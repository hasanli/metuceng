==> flow/design.v <==
`timescale 1ns / 1ps
module SelectionOfAvatar(
	input [1:0] mode,
	input [5:0] userID,
	input [1:0] candidate,  
	input CLK,
	output reg [1:0] ballotBoxId,
	output reg [5:0] numberOfRegisteredVoters,
	output reg [5:0] numberOfVotesWinner,  
	output reg [1:0] WinnerId,
	output reg AlreadyRegistered,
	output reg AlreadyVoted,
	output reg NotRegistered,
	output reg VotingHasNotStarted,
	output reg RegistrationHasEnded
	);
	reg [7:0] counter;
	reg box [0:1][0:3][0:15];
	reg [5:0] winnerCount [0:3];
	initial begin
		counter = 0;
		AlreadyRegistered = 0;
		AlreadyVoted = 0;
		NotRegistered = 0;
		VotingHasNotStarted = 0;
		RegistrationHasEnded = 0;
		numberOfRegisteredVoters = 0;
		winnerCount[0] = 0;
		winnerCount[1] = 0;
		winnerCount[2] = 0;
		winnerCount[3] = 0;
		numberOfVotesWinner = 0;  
		WinnerId = 0;
	end
	always @(posedge CLK)
	begin
		AlreadyRegistered = 0;
		AlreadyVoted = 0;
		NotRegistered = 0;
		VotingHasNotStarted = 0;
		RegistrationHasEnded = 0;
		ballotBoxId = userID[5:4];
		counter = counter + 1;
		if (counter < 101) begin  
			if (mode == 0) begin
				if (box[0][ballotBoxId][userID[3:0]] == 1) begin
					AlreadyRegistered = 1;
				end
				else begin
					box[0][ballotBoxId][userID[3:0]] = 1;
					numberOfRegisteredVoters = numberOfRegisteredVoters + 1;
				end
			end
			else begin
				VotingHasNotStarted = 1;
			end
		end
		else if (counter > 100 && counter < 201) begin  
			if (mode == 1) begin
				if (box[0][ballotBoxId][userID[3:0]] == 1) begin
					if (box[1][ballotBoxId][userID[3:0]] == 1) begin
						AlreadyVoted = 1;
					end
					else begin
						winnerCount[candidate] = winnerCount[candidate] + 1;
						box[1][ballotBoxId][userID[3:0]] = 1;
					end
				end
				else begin
					NotRegistered = 1;
				end
			end
			else begin
				RegistrationHasEnded = 1;
			end
		end
		else begin  
			if(winnerCount[0] > winnerCount[1]
			&& winnerCount[0] > winnerCount[2]
			&& winnerCount[0] > winnerCount[3]) begin
				WinnerId <= 0;
				numberOfVotesWinner <= winnerCount[0];
			end
			else if(winnerCount[1] > winnerCount[0]
				  && winnerCount[1] > winnerCount[2]
				  && winnerCount[1] > winnerCount[3]) begin
				  WinnerId <= 1;
				  numberOfVotesWinner <= winnerCount[1];
			end
			else if(winnerCount[2] > winnerCount[0]
				  && winnerCount[2] > winnerCount[1]
			 	  && winnerCount[2] > winnerCount[3]) begin
				  WinnerId <= 2;
				  numberOfVotesWinner <= winnerCount[2];
			end
			else if(winnerCount[3] > winnerCount[0]
				  && winnerCount[3] > winnerCount[1]
				  && winnerCount[3] > winnerCount[2]) begin
				  WinnerId <= 3;
				  numberOfVotesWinner <= winnerCount[3];
			end
		end
	end
endmodule
======== Step by step through the tools: SelectionOfAvatar ========
What the tools print for SelectionOfAvatar, step after step.
Lines are those of the file above, counted from 1.
Library cell names are shortened.
The mark - stands for no value.
set-up
  design top .............................. SelectionOfAvatar
  clock port .............................. CLK
  library ................................. sky130hd
  timing corner ........................... tt_025C_1v80

======== Elaborated design ========
Yosys after proc, flatten, opt, wreduce and memory -nomap, before mapping. Print and check cells are not counted. Equal cells are merged and count once.
word-level totals
  output and inout bits ................... 21
  flip-flop bits (word level) ............. 181
  elaborated cells ........................ 2292
  input bits .............................. 11
operators by class
  bitwise operators ....................... 10
  mux-type cells .......................... 1185
  equality and inequality tests ........... 517
  $add $sub $neg .......................... 6
  reduce/logical cells .................... 416
  magnitude comparators ................... 15
operators by type and width
  kind                                                            number
  OR reduction 127 bit                                            256
  two-way mux 1 bit                                               1167
  AND reduction 8 bit                                             128
  equality test 7 bit (second input constant)                     128
  equality test 7 x 6 -> 1 bit (second input constant)            64
  inequality test 2 bit (second input constant)                   130
  inequality test 2 x 1 -> 1 bit (second input constant)          129
  case mux 1 bit (select 128 bit)                                 2
  equality test 7 x 5 -> 1 bit (second input constant)            32
  equality test 7 x 4 -> 1 bit (second input constant)            16
  two-way mux 6 bit                                               13
  greater-than comparator 6 bit                                   12
  equality test 7 x 3 -> 1 bit (second input constant)            8
  equality test 7 x 2 -> 1 bit (second input constant)            4
  AND reduction 6 bit                                             4
  case mux 6 bit (select 4 bit)                                   1
  OR reduction 3 bit                                              5
  equality test 7 x 1 -> 1 bit (second input constant)            2
  zero test 7 bit                                                 2
  adder 6 x 1 -> 6 bit (second input constant)                    2
  NOT 1 bit                                                       10
  logical AND 1 bit                                               9
  adder 8 x 1 -> 8 bit (second input constant)                    1
  greater-than comparator 8 x 7 -> 1 bit (second input constant)  1
  less-than comparator 8 x 7 -> 1 bit (second input constant)     1
  less-than comparator 8 bit (second input constant)              1
  adder 6 x 4 -> 7 bit                                            1
  adder 7 x 4 -> 7 bit                                            1
Other operator kinds: 11; their cells: 19.

======== Depth ========
Depth = most cells in a row (Yosys ltp): at word level without a register or memory, in the mapped netlist without a sequential cell, where the memories' decode and read muxes count.
logic depth
  depth after elaboration ................. 17
  ABC_AREA ................................ 0
  mapped depth ............................ 6
  gate-level depth less buffers ........... 5

======== Synthesis result ========
The flow's flattened synthesis, as Yosys stat reports it; memories are mapped. The netlist is that of the ABC_AREA named above (0 if unset); the other value can give another one.
Totals and module areas in this step are rounded.
synthesis totals
  cell area after synthesis ............... 0.000729 mm^2
  buffers ................................. 17
  flip-flops .............................. 14
  mapped cells ............................ 77
cells by type
  cell type  number
  dfxtp_1    14
  buf_4      16
  xnor2_1    5
  nand3_1    4
  a2111oi_0  2
  and3_2     2
  nand2_1    4
  ha_1       1
  and4b_2    1
  buf_6      1
  inv_1      3
  nand4bb_1  1
  nor2_1     3
  or4_4      1
  a21bo_1    1
  a21oi_1    2
  a31o_1     1
  and2b_2    1
Other cell types: 14; their cells: 14.

======== Path before layout ========
Path of least setup slack by OpenSTA after synthesis, without wires, with an ideal clock, recovery checks aside; 20% of the period is set as input and as output delay. Where synthesis merged equal registers, the netlist keeps one of their names.
path after synthesis
  kind .................................... flip-flop to flip-flop
  start ................................... register counter[0]
  end ..................................... register AlreadyVoted
  stages on the path ...................... 7
  data arrival time ....................... 1.821 ns
  time at the first pin ................... 0.000 ns
  slack ................................... -0.116 ns
  delay of the path ....................... 1.936 ns
  period .................................. 1.82 ns
  synthesis period reached ................ 1.936 ns
"delay of the path" = arrival - input delay + setup time.
"stages on the path": output pins that drive a net of the path, with the launching flip-flop's if there is one; two outputs of one cell count as two.
"synthesis period reached" = period - worst setup slack (recovery checks aside). The figure is calculated, with input and output delays left at 20% of the set period.
The rows between start and end are the longest chain of elaborated cells between them; the timing report does not say that the signal goes this way. Where chains are equally long, one stands for them.
A line is the first line of the expression or statement that the cell stems from. Yosys adds cells for indexed reads and writes and turns some case tables into memories.
between the ends, after synthesis
  cells stage by stage .................... dfxtp_1 ha_1 buf_6 a21bo_1 or4_4 a31o_1 a2111oi_0
  cells in the longest elaborated chain ... 10
  elaborated cells between the ends (all ways) .. 15
  source lines of those cells ............. 6
  those cells by class .................... add/sub: 1; compare: 3; mux: 7; logic: 2; reduce/logical: 2
ends and longest elaborated chain, after synthesis
  what                                    line  text
  start, declared                         17    reg [7:0] counter;
  start, assigned                         43    counter = counter + 1;
  adder 8 x 1 -> 8 bit                    43
  greater-than comparator 8 x 7 -> 1 bit  58    else if (counter > 100 && counter < 201) begin
  logical AND 1 bit                       58
  two-way mux 1 bit                       58
  two-way mux 1 bit                       44    if (counter < 101) begin
  two-way mux 1 bit                       60    if (box[0][ballotBoxId][userID[3:0]] == 1) begin
  two-way mux 1 bit                       59    if (mode == 1) begin
  two-way mux 1 bit                       58
  two-way mux 1 bit                       44
  two-way mux 1 bit                       61    if (box[1][ballotBoxId][userID[3:0]] == 1) begin
  end, assigned                           38    AlreadyVoted = 0;
  end, assigned                           62    AlreadyVoted = 1;
  end, declared                           12    output reg AlreadyVoted,

======== Timing after layout ========
Path of least setup slack in the final report of record 1 (OpenROAD, finished layout, wires in). Where an end is a register, its clock arrival counts in the times.
path post-layout
  kind .................................... flip-flop to flip-flop
  start ................................... register counter[0]
  end ..................................... register RegistrationHasEnded
  slack ................................... -0.38 ns
  data arrival time ....................... 1.93 ns
  period .................................. 1.37 ns
  stages on the path ...................... 6
  time at the first pin ................... 0.28 ns
The rows between start and end are the longest chain of elaborated cells between them; the timing report does not say that the signal goes this way. Where chains are equally long, one stands for them.
between the ends, post-layout
  cells stage by stage .................... dfxtp_2 ha_1 a21bo_1 or4_4 a31o_4 a2111oi_2
  cells in the longest elaborated chain ... 5
  elaborated cells between the ends (all ways) .. 7
  source lines of those cells ............. 3
  those cells by class .................... add/sub: 1; compare: 3; logic: 1; reduce/logical: 2
ends and longest elaborated chain, post-layout
  what                                    line  text
  start, declared                         17    reg [7:0] counter;
  start, assigned                         43    counter = counter + 1;
  adder 8 x 1 -> 8 bit                    43
  greater-than comparator 8 x 7 -> 1 bit  58    else if (counter > 100 && counter < 201) begin
  logical AND 1 bit                       58
  NOT 1 bit                               -
  OR reduction 2 bit                      -
  end, assigned                           41    RegistrationHasEnded = 0;
  end, assigned                           74    RegistrationHasEnded = 1;
  end, declared                           15    output reg RegistrationHasEnded

Record of 2 stored runs of the RTL-to-layout flow on SelectionOfAvatar, platform sky130hd. The runs are unordered. Constraints: input delay and output delay 20% of the set period each, output load 0.01 pF.
"period achieved" means the clock period less the worst setup slack. The figure is calculated, with input and output delays left at 20% of the set period.
By "critical path time" is meant the share of the clock period that the worst setup path is allowed (20% is reserved at inputs, 20% at outputs), minus its slack. Clock arrival times at its registers enter into it.
By "overall power" is meant OpenSTA's value without simulated activity: inputs other than the clock are taken to toggle once in ten clock periods, and the tool carries that through the logic.
Values from the reports are rounded here.

---- record 1 ----
settings
  period_ns = 1.37
  CORE_UTILIZATION = 32
  SETUP_SLACK_MARGIN = -0.05
  PLACE_DENSITY_LB_ADDON = 0.2
  CELL_PAD_IN_SITES_GLOBAL_PLACEMENT = 3
  CELL_PAD_IN_SITES_DETAIL_PLACEMENT = 0
  TNS_END_PERCENT = 95
  ABC_AREA = 0
  MIN_ROUTING_LAYER = met1
  MAX_ROUTING_LAYER = met5
  CAP_MARGIN = 20
  CORE_MARGIN = 2
  SLEW_MARGIN = 20
results
  mapped cell area after synthesis ........ 0.000729 mm^2
  die size ................................ 0.00268 mm^2
  standard-cell area after layout ......... 0.000985 mm^2
  utilization after routing ............... 44.9%
  worst setup slack after layout .......... -0.384 ns
  total negative slack .................... -1.30 ns
  worst hold slack after layout ........... 0.437 ns
  overall power ........................... 758 µW
  period achieved ......................... 1.754 ns
  critical path time ...................... 1.75 ns
  worst path kind ......................... flip-flop to flip-flop

---- record 2 ----
settings
  period_ns = 2.62
  CORE_UTILIZATION = 17
  SETUP_SLACK_MARGIN = 0.58
  PLACE_DENSITY = 0.79
  CELL_PAD_IN_SITES_DETAIL_PLACEMENT = 1
  ABC_AREA = 1
  GPL_TIMING_DRIVEN = 1
  CTS_CLUSTER_SIZE = 90
  CAP_MARGIN = 15
  CORE_MARGIN = 2
  SLEW_MARGIN = 20
results
  mapped cell area after synthesis ........ 0.000686 mm^2
  die size ................................ 0.00456 mm^2
  standard-cell area after layout ......... 0.00083 mm^2
  utilization after routing ............... 21.0%
  worst setup slack after layout .......... 1.00 ns
  total negative slack .................... 0.000 ns
  worst hold slack after layout ........... 0.441 ns
  overall power ........................... 430 µW
  period achieved ......................... 1.617 ns
  critical path time ...................... 1.09 ns
  worst path kind ......................... flip-flop to output port
