==> flow/design.v <==
`timescale 1ns / 1ps
module lab3_2(
			input[5:0] money,
			input CLK,
			input vm,  
			input [2:0] productID,  
			input sugar,  
			output reg [5:0] moneyLeft,
			output reg [4:0] itemLeft,
			output reg productUnavailable, 
			output reg insufficientFund ,  
			output reg notExactFund ,  
			output reg invalidProduct,  
			output reg sugarUnsuitable,  
			output reg productReady	 
	);
	reg [4:0] numOfSandwiches = 10;
	reg [4:0] numOfChocolate = 10;
	reg [4:0] numOfWaterVM1 = 5;
	reg [4:0] numOfWaterVM2 = 10;
	reg [4:0] numOfCoffee = 10;
	reg [4:0] numOfTea = 10;
	initial
	begin
		productUnavailable = 0;
		insufficientFund = 0;
		notExactFund = 0;
		invalidProduct = 0;
		sugarUnsuitable = 0;
		productReady = 0;
	end
	always @(posedge CLK)
	begin
		productUnavailable = 0;
		insufficientFund = 0;
		notExactFund = 0;
		invalidProduct = 0;
		sugarUnsuitable = 0;
		productReady = 0;
		moneyLeft = money;
		if(vm == 0) begin
			if(productID == 0 || productID == 1 || productID == 2) begin
				if(productID == 0) begin
					if(numOfSandwiches == 0) begin
						productUnavailable = 1;
					end
					else begin
						if(money == 20) begin
							productReady = 1;
							itemLeft = numOfSandwiches - 1;
							numOfSandwiches = numOfSandwiches - 1;
							moneyLeft = 0;
						end
						else begin
							notExactFund = 1;
						end
					end
				end
				else if(productID == 1) begin
					if(numOfChocolate == 0) begin
						productUnavailable = 1;
					end
					else begin
						if(money == 10) begin
							productReady = 1;
							itemLeft = numOfChocolate - 1;
							numOfChocolate = numOfChocolate - 1;
							moneyLeft = 0;
						end
						else begin
							notExactFund = 1;
						end
					end
				end
				else if(productID == 2) begin
					if(numOfWaterVM1 == 0) begin
						productUnavailable = 1;
					end
					else begin
						if(money == 5) begin
							productReady = 1;
							itemLeft = numOfWaterVM1 - 1;
							numOfWaterVM1 = numOfWaterVM1 - 1;
							moneyLeft = 0;
						end
						else begin
							notExactFund = 1;
						end
					end
				end
			end
			else begin
				invalidProduct = 1;
			end
		end
		else if(vm == 1) begin
			if(productID == 2 || productID == 3 || productID == 4) begin
				if(productID == 2) begin
					if(numOfWaterVM2 == 0) begin
						productUnavailable = 1;
					end
					else begin
							if(sugar == 1) 
								begin
								sugarUnsuitable = 1;
								end
							else 
								begin
								if(money < 5) begin
									insufficientFund = 1;
								end
								else begin
									productReady = 1;
									itemLeft = numOfWaterVM2 - 1;
									numOfWaterVM2 = numOfWaterVM2 - 1;
									moneyLeft = money - 5;
								end
							end
						end
					end
				if(productID == 3) begin
					if(numOfCoffee == 0) begin
						productUnavailable = 1;
					end
					else begin
						if(money < 12) begin
							insufficientFund = 1;
						end
						else begin
							productReady = 1;
							itemLeft = numOfCoffee - 1;
							numOfCoffee = numOfCoffee - 1;
							moneyLeft = money - 12;
						end
					end
				end
				if(productID == 4) begin
					if(numOfTea == 0) begin
						productUnavailable = 1;
					end
					else begin
						if(money < 8) begin
							insufficientFund = 1;
						end
						else begin
							productReady = 1;
							itemLeft = numOfTea - 1;
							numOfTea = numOfTea - 1;
							moneyLeft = money - 8;
						end
					end
				end
			end
			else begin
				invalidProduct = 1;
			end
		end
	end
endmodule
# == From RTL to reports: lab3_2 ==
# Tool output for the design above, in the order of the flow.
# Lines are those of the file above, counted from 1.
# Library cell names are shortened.
# A cell with -- has no value.
# inputs
top,lab3_2
clock_port,CLK
library,sky130hd
pvt_corner,tt_025C_1v80

# == Word level ==
# Source: Yosys, flattened and elaborated, memories not mapped. Widths are those after wreduce. Registers that Yosys merges into a memory's read port (data or address) are not register bits. Print and check cells do not count. Equal cells are merged and count once.
# bits
ff_bits,47
in_bits,12
output_inout_bits,17
elab_cells,183
# classes
addsub,9
compare,3
equal,13
n_mux,104
bitwise,16
reduce_and_logical,24
# ops
operator,n
2-to-1 mux 6 bit,22
2-to-1 mux 5 bit,22
2-to-1 mux 1 bit,60
subtractor 5 x 1 -> 5 bit with constant B,6
logical NOT 5 bit,6
NOT 1 bit,16
AND reduction 5 bit,3
subtractor 6 x 4 -> 6 bit with constant B,2
less-than comparator 6 x 4 -> 1 bit with constant B,2
AND reduction 6 bit,2
AND reduction 9 bit,1
inequality test 4 bit with constant B,2
nonzero test 4 bit,2
AND reduction 7 bit,1
equality test 3 x 2 -> 1 bit with constant B,2
subtractor 6 x 3 -> 6 bit with constant B,1
less-than comparator 6 x 3 -> 1 bit with constant B,1
equality test 6 x 3 -> 1 bit with constant B,1
equality test 6 x 4 -> 1 bit with constant B,1
equality test 6 x 5 -> 1 bit with constant B,1
logical OR 1 bit,4
inequality test 4 x 3 -> 1 bit with constant B,1
OR reduction 4 bit,1
equality test 3 x 1 -> 1 bit with constant B,1
inequality test 3 x 2 -> 1 bit with constant B,1
equality test 3 bit with constant B,1
inequality test 3 bit with constant B,1
logical NOT 3 bit,1
# Not listed: further kinds 4, cells in them 4.

# == Longest topological paths ==
# Yosys ltp: most cells in a row. Word level: on the elaborated netlist, between registers, memories and ports. Mapped: between sequential cells and ports; inverters and the memories' decode and read muxes count.
# depth
word_depth,13
ABC_AREA,0
ltp_mapped,8
ltp_nobuf,7

# == After synthesis ==
# Yosys stat after the flow's synthesis: flattened, memories mapped to cells. It holds for the ABC_AREA given above (unset counts as 0); a run with the other value may have another netlist.
# by_type
cell,n,type_area_um2
edfxtp_1,35,1.05E+03
dfxtp_1,12,240.23
ha_1,16,200.192
xor2_1,17,148.893
inv_1,26,97.594
mux2i_1,9,90.086
a21oi_1,16,80.077
nor2_1,20,75.072
nor3_1,15,75.072
nand2_1,14,52.55
nor3b_1,7,52.55
nand2b_1,6,37.536
nor4b_1,4,35.034
nor4_1,5,31.28
or3_1,5,31.28
o21ai_0,6,30.029
clkbuf_1,7,26.275
nand3_1,5,25.024
# Not listed: further types 41, cells in them 60.
# synth_totals
stdcells,285
mapped_area_um2,2906.5
seqArea_um2,1291.2
ffs,47
buffers,11

# == Path before layout ==
# OpenSTA on the mapped netlist: ideal clock, no wires. The path of least setup slack (recovery checks aside). Input and output delay are each 20% of the period. Register names are those of the netlist, which keeps one name where synthesis merged equal registers.
# synth_path
path_type,in2reg
from,input port (name not given)
to,register itemLeft[4]
period_ps,3400
in_delay_ps,680
arrival_ps,2264
required_time_ps,3145
slack_ps,881
delay_ps,1839
stages,6
path_buffers,1
synth_period_reached_ps,2519
# "delay_ps" is the arrival time less input delay plus setup time.
# "stages": output pins that drive a net of the path, with the launching flip-flop's if there is one; two outputs of one cell count as two.
# "synth_period_reached_ps" is the clock period less the worst setup slack; recovery checks do not enter. This is arithmetic on one report: input and output delays are still those of the set period (20% each).
# Between the ends stands the longest chain of elaborated cells between them, by number of cells; it is not shown to be the way that was timed. Of several equally long chains one is given.
# Each line given opens the expression or statement behind the cell; cells for indexed reads and writes are added by Yosys, which also makes memories of some case tables.
# At most two assigning lines are given for a register; there are more.
# Ways into the end's enable are left out, as the timed path ends at the data pin.
# synth_between
path_cell_list,buf_6 > or4b_4 > a211oi_4 > mux2i_1 > o211ai_2 > a31o_1
elab_chain_cells,10
cone_cells,22
# synth_rtl
item,line,rtl
"start, declared",6,
equality test 3 x 2 -> 1 bit,98,
2-to-1 mux 5 bit,98,
2-to-1 mux 5 bit,126,if(money < 12) begin
2-to-1 mux 5 bit,122,if(numOfCoffee == 0) begin
2-to-1 mux 5 bit,121,
2-to-1 mux 5 bit,142,if(money < 8) begin
2-to-1 mux 5 bit,138,if(numOfTea == 0) begin
2-to-1 mux 5 bit,137,
2-to-1 mux 5 bit,97,
2-to-1 mux 5 bit,41,if(vm == 0) begin
"end, assigned",50,itemLeft = numOfSandwiches - 1;
"end, assigned",66,itemLeft = numOfChocolate - 1;
"end, declared",9,"output reg [4:0] itemLeft,"

# == Timing after layout ==
# Path of least setup slack in the final report of run 1 (OpenROAD, finished layout, wires in). Where an end is a register, its clock arrival counts in the times.
# The path's times are printed in steps of 10 ps; the period is the one set.
# layout_path
path_type,in2reg
from,input port money[3]
to,register itemLeft[4]
period_ps,4870
in_delay_ps,970
arrival_ps,3540
required_time_ps,4930
slack_ps,1380
stages,7
path_buffers,2
# Between the ends stands the longest chain of elaborated cells between them, by number of cells; it is not shown to be the way that was timed. Of several equally long chains one is given.
# At most two assigning lines are given for a register; there are more.
# Ways into the end's enable are left out, as the timed path ends at the data pin.
# layout_between
path_cell_list,clkdlybuf4s50_1 > ha_1 > nor3_1 > nor4_1 > clkbuf_1 > o211ai_2 > a31o_1
elab_chain_cells,13
cone_cells,28
# layout_rtl
item,line,rtl
"start, declared",3,"input[5:0] money,"
less-than comparator 6 x 3 -> 1 bit,109,if(money < 5) begin
2-to-1 mux 5 bit,109,
2-to-1 mux 5 bit,103,if(sugar == 1)
2-to-1 mux 5 bit,99,if(numOfWaterVM2 == 0) begin
2-to-1 mux 5 bit,98,
2-to-1 mux 5 bit,126,if(money < 12) begin
2-to-1 mux 5 bit,122,if(numOfCoffee == 0) begin
2-to-1 mux 5 bit,121,
2-to-1 mux 5 bit,142,if(money < 8) begin
2-to-1 mux 5 bit,138,if(numOfTea == 0) begin
2-to-1 mux 5 bit,137,
2-to-1 mux 5 bit,97,
2-to-1 mux 5 bit,41,if(vm == 0) begin
"end, assigned",50,itemLeft = numOfSandwiches - 1;
"end, assigned",66,itemLeft = numOfChocolate - 1;
"end, declared",9,"output reg [4:0] itemLeft,"

# Flow measurements of lab3_2 on sky130hd: 2 stored runs with different settings, listed in no order. Input and output delays are each 20% of the period that was set; the output load is 0.01 pF.
# "clock_period_reached_ps" means the clock period less the worst setup slack. The figure is calculated, with input and output delays left at 20% of the set period.
# "timing.worst_path_ps" is the time allowed to the run's worst setup path (the clock period less input and output delay, where it has them) less its slack. Clock arrival times count: a late capture clock shortens it, a late launch clock lengthens it.
# "total_power_mw": no workload was simulated; the value follows from the tool's default switching activity.
# "timing.worst_path_ps" is given in steps of 10 ps.
# Settings: -- = not set for that run.
stored run,period_ns,CORE_UTILIZATION,SETUP_SLACK_MARGIN,PLACE_DENSITY,CORE_ASPECT_RATIO,CORE_MARGIN,CELL_PAD_IN_SITES_GLOBAL_PLACEMENT,ABC_AREA,GPL_TIMING_DRIVEN,GPL_ROUTABILITY_DRIVEN,SLEW_MARGIN,CAP_MARGIN,CELL_PAD_IN_SITES_DETAIL_PLACEMENT,CTS_CLUSTER_DIAMETER,MAX_ROUTING_LAYER,yosys.chip_area_um2,die_area_um2,stdcell_area_um2,layout_utilization_pct,fin_ws_ps,setup_tns_ps,final_hold_ws_ps,total_power_mw,clock_period_reached_ps,timing.worst_path_ps,timing.worst_path_kind
run 1,4.87,33,1.15,0.6,0.6,9,0,0,0,1,5,20,--,--,--,2906.5,12621.1,3458.3,40.6,1384,0,603,0.8923,3486,2510,in2reg
run 2,4.33,47,0.48,0.64,1.77,2,0,--,--,1,20,20,2,135,met5,2906.5,6855.0,3343.2,55.4,895,0,611,0.8999,3435,2570,in2reg
